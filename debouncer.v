==> flow/design.v <==
`timescale 1ns / 1ps
module debouncer(input clk,
                input [3:0] PB,
                output reg [3:0] BUTTONS);
reg [3:0] pb_sync;
reg [16:0] cnt;
always @(posedge clk)
    pb_sync<=PB;
wire cnt_max=&cnt;
always @(posedge clk)
    if(pb_sync==BUTTONS) cnt<=0;
    else
    begin
    cnt<=cnt+1;
    if(cnt_max) BUTTONS<=pb_sync;
    end
endmodule
# Step by step through the tools: debouncer
# What the tools print for debouncer, step after step.
# Lines are those of the file above, counted from 1.
# Library cell names are shortened.
# Not given: -
# setup
top_module	debouncer
clock_port	clk
cell_library	sky130hd
pvt_corner	tt_025C_1v80

# Word-level counts
# Counts by Yosys on the flattened word-level netlist (proc, flatten, opt, wreduce; memories kept). Register bits leave out memories and registers merged into their read ports (data or address); mux counts leave out enables and synchronous resets folded into registers. Print and check cells are left out. Cells with the same type and inputs are merged into one.
# op_classes
logic	1
n_reduce_logical	1
eq_ne	1
n_addsub	1
# op_table
operator	count
AND reduction 18 bit	1
adder 17 x 1 -> 17 bit (second input constant)	1
equality test 4 bit	1
inverter 1 bit	1
# word_totals
regBits	25
out_inout_bits	4

# Depth
# Longest topological path by Yosys (ltp), each cell counted once; first at word level (registers and memories cut), then after technology mapping (sequential cells cut; the memories' decode and read muxes count).
# logic_depth
depth_word	3
ABC_AREA	1
depth_mapped	8
ltp_nobuf	8

# Synthesis result
# The flow's flattened synthesis, as Yosys stat reports it; memories are mapped. The netlist is that of the ABC_AREA named above (0 if unset); the other value can give another one.
# Totals and module areas in this step are rounded.
# synth_totals
ffs	25
cell_count	149
synth_area_um2	1140
seqArea_um2	541
# types
type	count	type_area_um2
dfxtp_1	21	420.403
nand2_1	35	131.376
edfxtp_1	4	120.115
inv_1	26	97.594
nor2_1	22	82.579
xor2_1	5	43.792
nand3_1	8	40.038
a21oi_1	5	25.024
nand2_2	4	25.024
nor2_2	4	25.024
nor2_8	1	20.019
ha_1	1	12.512
nand4_1	2	12.512
nand2_4	1	11.261
nor2_4	1	11.261
o21bai_2	1	11.261
nand3_2	1	10.01
nor3_2	1	10.01
# Not listed: further types 5, cells in them 6.

# Path before layout
# Path of least setup slack by OpenSTA after synthesis, without wires, with an ideal clock, recovery checks aside; 20% of the period is set as input and as output delay. Where synthesis merged equal registers, the netlist keeps one of their names.
# synth_path
path_kind	register -> register
from	register BUTTONS[0]
to	register BUTTONS[0]
tclk_ps	2400
arrival_time_ps	1045
path_delay_ps	1374
setup_ps	329
t_required_ps	2071
path_stages	8
setup_slack_ps	1026
path_buffers	0
synth_period_reached_ps	1374
# "path_delay_ps" is the arrival time less input delay plus setup time.
# "path_stages" counts driving pins, that of a launching flip-flop among them; a cell with two outputs on the path counts twice.
# "synth_period_reached_ps" is the clock period less the worst setup slack; recovery checks do not enter. This is arithmetic on one report: input and output delays are still those of the set period (20% each).
# The rows between start and end are the longest chain of elaborated cells between them; the timing report does not say that the signal goes this way. Where chains are equally long, one stands for them.
# A line is the first line of the expression or statement that the cell stems from. Yosys adds cells for indexed reads and writes and turns some case tables into memories.
# synth_via
path_cell_list	edfxtp_1 nand2_1 inv_1 nor2_1 nor2_1 nand2_2 nand2_1 nor2_1
elab_chain_cells	3
cone_cells	3
classes_between	1 x eq/ne; 1 x logic; 1 x reduce/logical
# synth_lines
element	line	source
start, declared	4	output reg [3:0] BUTTONS);
start, assigned	15	if(cnt_max) BUTTONS<=pb_sync;
equality test 4 bit	11	if(pb_sync==BUTTONS) cnt<=0;
inverter 1 bit	-
AND reduction 18 bit	-
end, assigned	15
end, declared	4

# Path in the finished layout
# Path of least setup slack in the final report of run 1 (OpenROAD, finished layout, wires in). Where an end is a register, its clock arrival counts in the times.
# The report prints the path's times to 10 ps; the period is as set.
# layout_path
path_kind	register -> output
from	register BUTTONS[3]
to	output port BUTTONS[3]
path_stages	2
arrival_time_ps	1180
out_delay_ps	550
t_required_ps	2210
path_buffers	1
tclk_ps	2760
setup_slack_ps	1030
# layout_via
path_cell_list	edfxtp_1 clkdlybuf4s50_1
elab_chain_cells	0
cone_cells	0
# layout_lines
element	line	source
start, declared	4	output reg [3:0] BUTTONS);
start, assigned	15	if(cnt_max) BUTTONS<=pb_sync;
end, declared	4

# Stored flow runs of debouncer (2 of them; Yosys, OpenROAD, sky130hd). They differ in their settings and are not a sequence. Constraints: input delay and output delay 20% of the set period each, output load 0.01 pF.
# "achieved_clock_period_ps" means the clock period less the worst setup slack. The figure is calculated, with input and output delays left at 20% of the set period.
# "power.total_mw" rests on the timing tool's default activity at the inputs, not on a simulated workload.
# Results are given in rounded form.
# Among the settings, n/a means not set for that run.
setting or result,run 1,run 2
period_ns,2.76,1.41
CORE_UTILIZATION,25,67
PLACE_DENSITY_LB_ADDON,0.24,n/a
HOLD_SLACK_MARGIN,0.2,n/a
CORE_MARGIN,8,2
ABC_AREA,1,1
GPL_TIMING_DRIVEN,1,n/a
SLEW_MARGIN,40,10
MAX_ROUTING_LAYER,met4,n/a
CAP_MARGIN,20,20
PLACE_DENSITY,n/a,0.58
CELL_PAD_IN_SITES_GLOBAL_PLACEMENT,n/a,0
CTS_CLUSTER_SIZE,n/a,85
synthesis_area_um2,1140,1140
design_die_area_um2,6980,2050
final_cell_area_um2,1330,1410
finalUtil_pct,30.4,90.4
setup_ws_ps,1030,63
final_setup_tns_ps,0,0
hold_worst_slack_ps,468,396
power.total_mw,0.790,1.56
achieved_clock_period_ps,1733,1347
