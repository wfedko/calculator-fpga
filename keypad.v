==> flow/design.v <==
`timescale 1ns / 1ps
module keypad(
    input CLK2MHZ,
    input [3:0] row,
    output reg [3:0] col,
    output reg [3:0] key
);
parameter S_RELEASED = 1'd0, S_PRESSED = 1'd1;
reg state;
reg[17:0] counter = 0;
reg[1:0] reset_col = 0;
parameter change_col = 10;
always @(posedge CLK2MHZ)
    if (counter == 99_999) 
        begin
            counter <= 0;
            reset_col <= reset_col + 1;
        end
    else
        counter <= counter + 1;
always @(posedge CLK2MHZ)
    begin
        case(state)
            S_RELEASED: 
                begin
                    case(reset_col)
                    2'b00 :	
                        begin
                        col = 4'b0111;
                        if (counter == change_col)
                            case(row)
                                4'b0111 : begin key <= 4'b0001; state <= S_PRESSED; end	 
                                4'b1011 : begin key <= 4'b0100; state <= S_PRESSED; end	 
                                4'b1101 : begin key <= 4'b0111; state <= S_PRESSED; end	 
                                4'b1110 : begin key <= 4'b1111; state <= S_PRESSED; end	 
                                default : begin key <= 4'b1101; state <= S_RELEASED; end
                            endcase
                        end
                    2'b01 :	
                        begin
                        col = 4'b1011;
                        if (counter == change_col)
                            case(row)
                                4'b0111 : begin key <= 4'b0010; state <= S_PRESSED; end	 
                                4'b1011 : begin key <= 4'b0101; state <= S_PRESSED; end	 
                                4'b1101 : begin key <= 4'b1000; state <= S_PRESSED; end	 
                                4'b1110 : begin key <= 4'b0000; state <= S_PRESSED; end	 
                                default : begin key <= 4'b1101; state <= S_RELEASED; end
                            endcase
                        end
                    2'b10 :	
                        begin       
                        col = 4'b1101;
                        if (counter == change_col)
                            case(row)
                                4'b0111 : begin key <= 4'b0011; state <= S_PRESSED; end	 
                                4'b1011 : begin key <= 4'b0110; state <= S_PRESSED; end	 
                                4'b1101 : begin key <= 4'b1001; state <= S_PRESSED; end	 
                                4'b1110 : begin key <= 4'b1101; state <= S_RELEASED; end  
                                default : begin key <= 4'b1101; state <= S_RELEASED; end	    
                            endcase
                        end
                    2'b11 :	
                        begin
                        col = 4'b1110;
                        if (counter == change_col)
                            case(row)
                                4'b0111 : begin key <= 4'b1010; state <= S_PRESSED; end	 
                                4'b1011 : begin key <= 4'b1011; state <= S_PRESSED; end	 
                                4'b1101 : begin key <= 4'b1100; state <= S_PRESSED; end	 
                                4'b1110 : begin key <= 4'b1101; state <= S_RELEASED; end  
                                default : begin key <= 4'b1101; state <= S_RELEASED; end
                            endcase
                        end
                    endcase
                    end
            S_PRESSED : 
                begin 
                    state <= (row == 4'b1111)?S_RELEASED:S_PRESSED; 
                end
        endcase
    end
endmodule
# Tool chain data of keypad

The steps from the RTL of keypad to its reports follow in flow order.
Lines are those of the file above, counted from 1.
Operators carry their Yosys type and port widths (W data, S select, Z words).
The mark -- stands for no value.

Top: keypad
Clock: CLK2MHZ
Cell library: sky130hd
Timing corner: tt_025C_1v80

# Word level

Source: Yosys, flattened and elaborated, memories not mapped. Widths are those after wreduce. Registers that Yosys merges into a memory's read port (data or address) are not register bits. Print and check cells do not count. Equal cells are merged and count once.

Muxes and demuxes: 18
Reductions and logical operators: 7
Bitwise logic cells: 1
Add/subtract/negate cells: 2
Equality and inequality tests: 14

Operator list:

| kind                    | count |
| $pmux W4 S4             | 4 |
| $mux W4                 | 5 |
| $add A18 B1 Y18 const B | 1 |
| $eq A18 B17 Y1 const B  | 1 |
| $eq A18 B4 Y1 const B   | 1 |
| $eq A4 B4 Y1 const B    | 4 |
| $pmux W4 S3             | 1 |
| $pmux W3 S3             | 1 |
| $ne A2 B2 Y1 const B    | 4 |
| $reduce_and A6 Y1       | 1 |
| $mux W1                 | 5 |
| $eq A2 B2 Y1 const B    | 2 |
| $reduce_or A2 Y1        | 2 |
| $eq A4 B3 Y1 const B    | 1 |
| $reduce_bool A4 Y1      | 1 |
| $reduce_or A4 Y1        | 1 |
| $pmux W1 S2             | 2 |
| $reduce_or A3 Y1        | 1 |
| $add A2 B1 Y2 const B   | 1 |
| $eq A2 B1 Y1 const B    | 1 |
| $logic_not A2 Y1        | 1 |
| $not A1 Y1              | 1 |

Input port bits: 5
Output and inout bits: 8
Register bits after elaboration: 29
Word-level cells: 47

# Longest topological paths

Longest topological path by Yosys (ltp), each cell counted once; first at word level (registers and memories cut), then after technology mapping (sequential cells cut; the memories' decode and read muxes count).

Depth after elaboration: 6
ABC_AREA: 0
Mapped depth: 6
Mapped depth without buffers: 6

# Mapped cells and area

The flow's flattened synthesis, as Yosys stat reports it; memories are mapped. The netlist is that of the ABC_AREA named above (0 if unset); the other value can give another one.

Mapped flip-flops: 29
Synthesis area: 1507.7 um2
Area of sequential cells: 680.7 um2
Cells in the netlist: 154
Buffers: 3

Cells by type:

| cell type                 | count | total area (um2) |
| sky130_fd_sc_hd__dfxtp_1  | 19    | 380.365 |
| sky130_fd_sc_hd__edfxtp_1 | 10    | 300.288 |
| sky130_fd_sc_hd__ha_1     | 9     | 112.608 |
| sky130_fd_sc_hd__xnor2_1  | 11    | 96.342 |
| sky130_fd_sc_hd__nor2_1   | 19    | 71.318 |
| sky130_fd_sc_hd__xor2_1   | 8     | 70.067 |
| sky130_fd_sc_hd__nand3_1  | 10    | 50.048 |
| sky130_fd_sc_hd__inv_1    | 11    | 41.29 |
| sky130_fd_sc_hd__nand4_1  | 6     | 37.536 |
| sky130_fd_sc_hd__nand2_1  | 8     | 30.029 |
| sky130_fd_sc_hd__o21ai_0  | 6     | 30.029 |
| sky130_fd_sc_hd__nand4_2  | 2     | 25.024 |
| sky130_fd_sc_hd__nor4_1   | 4     | 25.024 |
| sky130_fd_sc_hd__nor4_4   | 1     | 21.27 |
| sky130_fd_sc_hd__nand2b_1 | 3     | 18.768 |
| sky130_fd_sc_hd__a31o_2   | 2     | 17.517 |
| sky130_fd_sc_hd__a21oi_1  | 3     | 15.014 |
| sky130_fd_sc_hd__nand3b_1 | 2     | 15.014 |

Not listed: further types 17, cells in them 20.

# Path before layout

Source: OpenSTA report_checks on the synthesized netlist (no wires, ideal clock, input and output delay 20% of the period each), path of least setup slack; recovery checks are left aside. Register names are those of the netlist, which keeps one name where synthesis merged equal registers.

Kind: reg-to-reg
Start: register reset_col[0]
End: register key[0]
Setup time: 0.375 ns
Slack: 0.114 ns
Data arrival time: 1.481 ns
Path delay: 1.856 ns
Driving pins on the path: 6
Period: 1.97 ns
Data required time: 1.595 ns
Launch time at the first pin: 0.000 ns
Buffers on the path: 1
Period reached after synthesis: 1.856 ns

"path delay" is the arrival time less input delay plus setup time.
"driving pins on the path": output pins that drive a net of the path, with the launching flip-flop's if there is one; two outputs of one cell count as two.
"period reached after synthesis" = period - worst setup slack (recovery checks aside). The figure is calculated, with input and output delays left at 20% of the set period.
Between the ends stands the longest chain of elaborated cells between them, by number of cells; it is not shown to be the way that was timed. Of several equally long chains one is given.
A line is the first line of the expression or statement that the cell stems from. Yosys adds cells for indexed reads and writes and turns some case tables into memories.
At most two assigning lines are given for a register; there are more.
Only ways into the end's enable, where the timed path ends, are counted here.

Cells stage by stage: sky130_fd_sc_hd__edfxtp_1 > sky130_fd_sc_hd__inv_1 > sky130_fd_sc_hd__ha_1 > sky130_fd_sc_hd__clkbuf_1 > sky130_fd_sc_hd__inv_1 > sky130_fd_sc_hd__a211oi_1
Length of the longest elaborated chain: 3
Elaborated cells between the ends (all ways): 10
RTL lines with such cells: 1
Those cells by class: eq/ne: 7; reduce/logical: 3

Ends and longest elaborated chain, post-synthesis:

| what               | RTL line | RTL |
| start: declaration | 11       | `reg[1:0] reset_col = 0;` |
| start: assignment  | 17       | `reset_col <= reset_col + 1;` |
| $eq A2 B2 Y1       | 26       | `case(reset_col)` |
| $reduce_bool A4 Y1 | --       |  |
| $reduce_and A6 Y1  | --       |  |
| end: assignment    | 32       | `4'b0111 : begin key <= 4'b0001; state <= S_PRESSED; end` |
| end: assignment    | 33       | `4'b1011 : begin key <= 4'b0100; state <= S_PRESSED; end` |
| end: declaration   | 6        | `output reg [3:0] key` |

# Timing after layout

From the final timing report of run 1: the path of least setup slack in the routed layout; clock arrival at registers is part of the times.

Kind: reg-to-reg
Start: register reset_col[0]
End: register key[1]
Period: 1.91 ns
Launch time at the first pin: 0.27 ns
Data arrival time: 1.73 ns
Slack: 0.21 ns
Data required time: 1.94 ns
Setup time: 0.24 ns
Driving pins on the path: 5
Buffers on the path: 0

Between the ends stands the longest chain of elaborated cells between them, by number of cells; it is not shown to be the way that was timed. Of several equally long chains one is given.
At most two assigning lines are given for a register; there are more.
The path ends at the data pin of a flip-flop with enable; ways to the enable are not counted.

Cells stage by stage: sky130_fd_sc_hd__edfxtp_1 > sky130_fd_sc_hd__ha_1 > sky130_fd_sc_hd__nor3_1 > sky130_fd_sc_hd__o22ai_1 > sky130_fd_sc_hd__a31o_2
Length of the longest elaborated chain: 2
Elaborated cells between the ends (all ways): 5
RTL lines with such cells: 1
Those cells by class: eq/ne: 3; mux: 1; reduce/logical: 1

Ends and longest elaborated chain, post-layout:

| what               | RTL line | RTL |
| start: declaration | 11       | `reg[1:0] reset_col = 0;` |
| start: assignment  | 17       | `reset_col <= reset_col + 1;` |
| $eq A2 B2 Y1       | 26       | `case(reset_col)` |
| $pmux W4 S4        | 26       |  |
| end: assignment    | 32       | `4'b0111 : begin key <= 4'b0001; state <= S_PRESSED; end` |
| end: assignment    | 33       | `4'b1011 : begin key <= 4'b0100; state <= S_PRESSED; end` |
| end: declaration   | 6        | `output reg [3:0] key` |

Subject: flow runs of keypad

Hi,

Flow measurements of keypad on sky130hd: 2 stored runs with different settings, listed in no order. Input and output delays are each 20% of the period that was set; the output load is 0.01 pF.
"period achieved": clock period set for the run, less the worst setup slack. It is reckoned from that one timing run; input and output delays stay at 20% of the period that was set.
"critical path time": the worst setup path's part of the clock period (all of it between registers, 20% less for each end at a port) less its slack. A launch clock that arrives late makes it longer, a capture clock that arrives late makes it shorter.
"total design power": no workload was simulated; the value follows from the tool's default switching activity.

## Run 1

==> flow/run.sh <==
#!/bin/bash
# the make line also repeats the synthesis and layout settings of config.mk as NAME=value (left out here)
make -C /OpenROAD-flow-scripts/flow DESIGN_CONFIG=/design/flow/config.mk WORK_HOME=/design/flow/orfs CLKGATE_MAP_FILE= finish
==> flow/config.mk <==
export PLATFORM = sky130hd
export DESIGN_NAME = keypad
export DESIGN_NICKNAME = keypad
export VERILOG_FILES = /design/flow/design.v
export SDC_FILE = /design/flow/constraint.sdc
export NUM_CORES = 4
export LEC_CHECK = 0
export CAP_MARGIN = 0
export CORE_MARGIN = 4
export CORE_UTILIZATION = 37
export MIN_ROUTING_LAYER = met1
export PLACE_DENSITY = 0.38
export SLEW_MARGIN = 20
export TNS_END_PERCENT = 60
==> flow/constraint.sdc <==
create_clock -name core_clock -period 1.91 [get_ports {CLK2MHZ}]
set_input_delay 0.3820 -clock core_clock [delete_from_list [all_inputs] [get_ports {CLK2MHZ}]]
set_output_delay 0.3820 -clock core_clock [all_outputs]
set_load 0.01 [all_outputs]

| result of run 1 | value |
|---|---|
| Yosys chip area after synthesis | 1507.7 um2 |
| area of the die | 5160.3 um2 |
| standard-cell area of the final layout | 1876.8 um2 |
| utilization after layout | 0.494 |
| worst setup slack after layout | 0.210 ns |
| summed negative setup slack | 0.000 ns |
| worst hold slack in the final report | 0.483 ns |
| total design power | 0.001287 W |
| period achieved | 1.700 ns |
| critical path time | 1.70 ns |
| worst path kind | reg-to-reg |

## Run 2

==> flow/run.sh <==
#!/bin/bash
# the make line also repeats the synthesis and layout settings of config.mk as NAME=value (left out here)
make -C /OpenROAD-flow-scripts/flow DESIGN_CONFIG=/design/flow/config.mk WORK_HOME=/design/flow/orfs CLKGATE_MAP_FILE= finish
==> flow/config.mk <==
export PLATFORM = sky130hd
export DESIGN_NAME = keypad
export DESIGN_NICKNAME = keypad
export VERILOG_FILES = /design/flow/design.v
export SDC_FILE = /design/flow/constraint.sdc
export NUM_CORES = 4
export LEC_CHECK = 0
export CAP_MARGIN = 20
export CELL_PAD_IN_SITES_GLOBAL_PLACEMENT = 1
export CORE_ASPECT_RATIO = 1.23
export CORE_MARGIN = 2
export CORE_UTILIZATION = 72
export CTS_CLUSTER_DIAMETER = 62
export MAX_ROUTING_LAYER = met5
export PLACE_DENSITY_LB_ADDON = 0.22
export SLEW_MARGIN = 5
export TNS_END_PERCENT = 90
==> flow/constraint.sdc <==
create_clock -name core_clock -period 1.37 [get_ports {CLK2MHZ}]
set_input_delay 0.2740 -clock core_clock [delete_from_list [all_inputs] [get_ports {CLK2MHZ}]]
set_output_delay 0.2740 -clock core_clock [all_outputs]
set_load 0.01 [all_outputs]

Run 2: no final report: placement broke off with FLW-0024

Regards
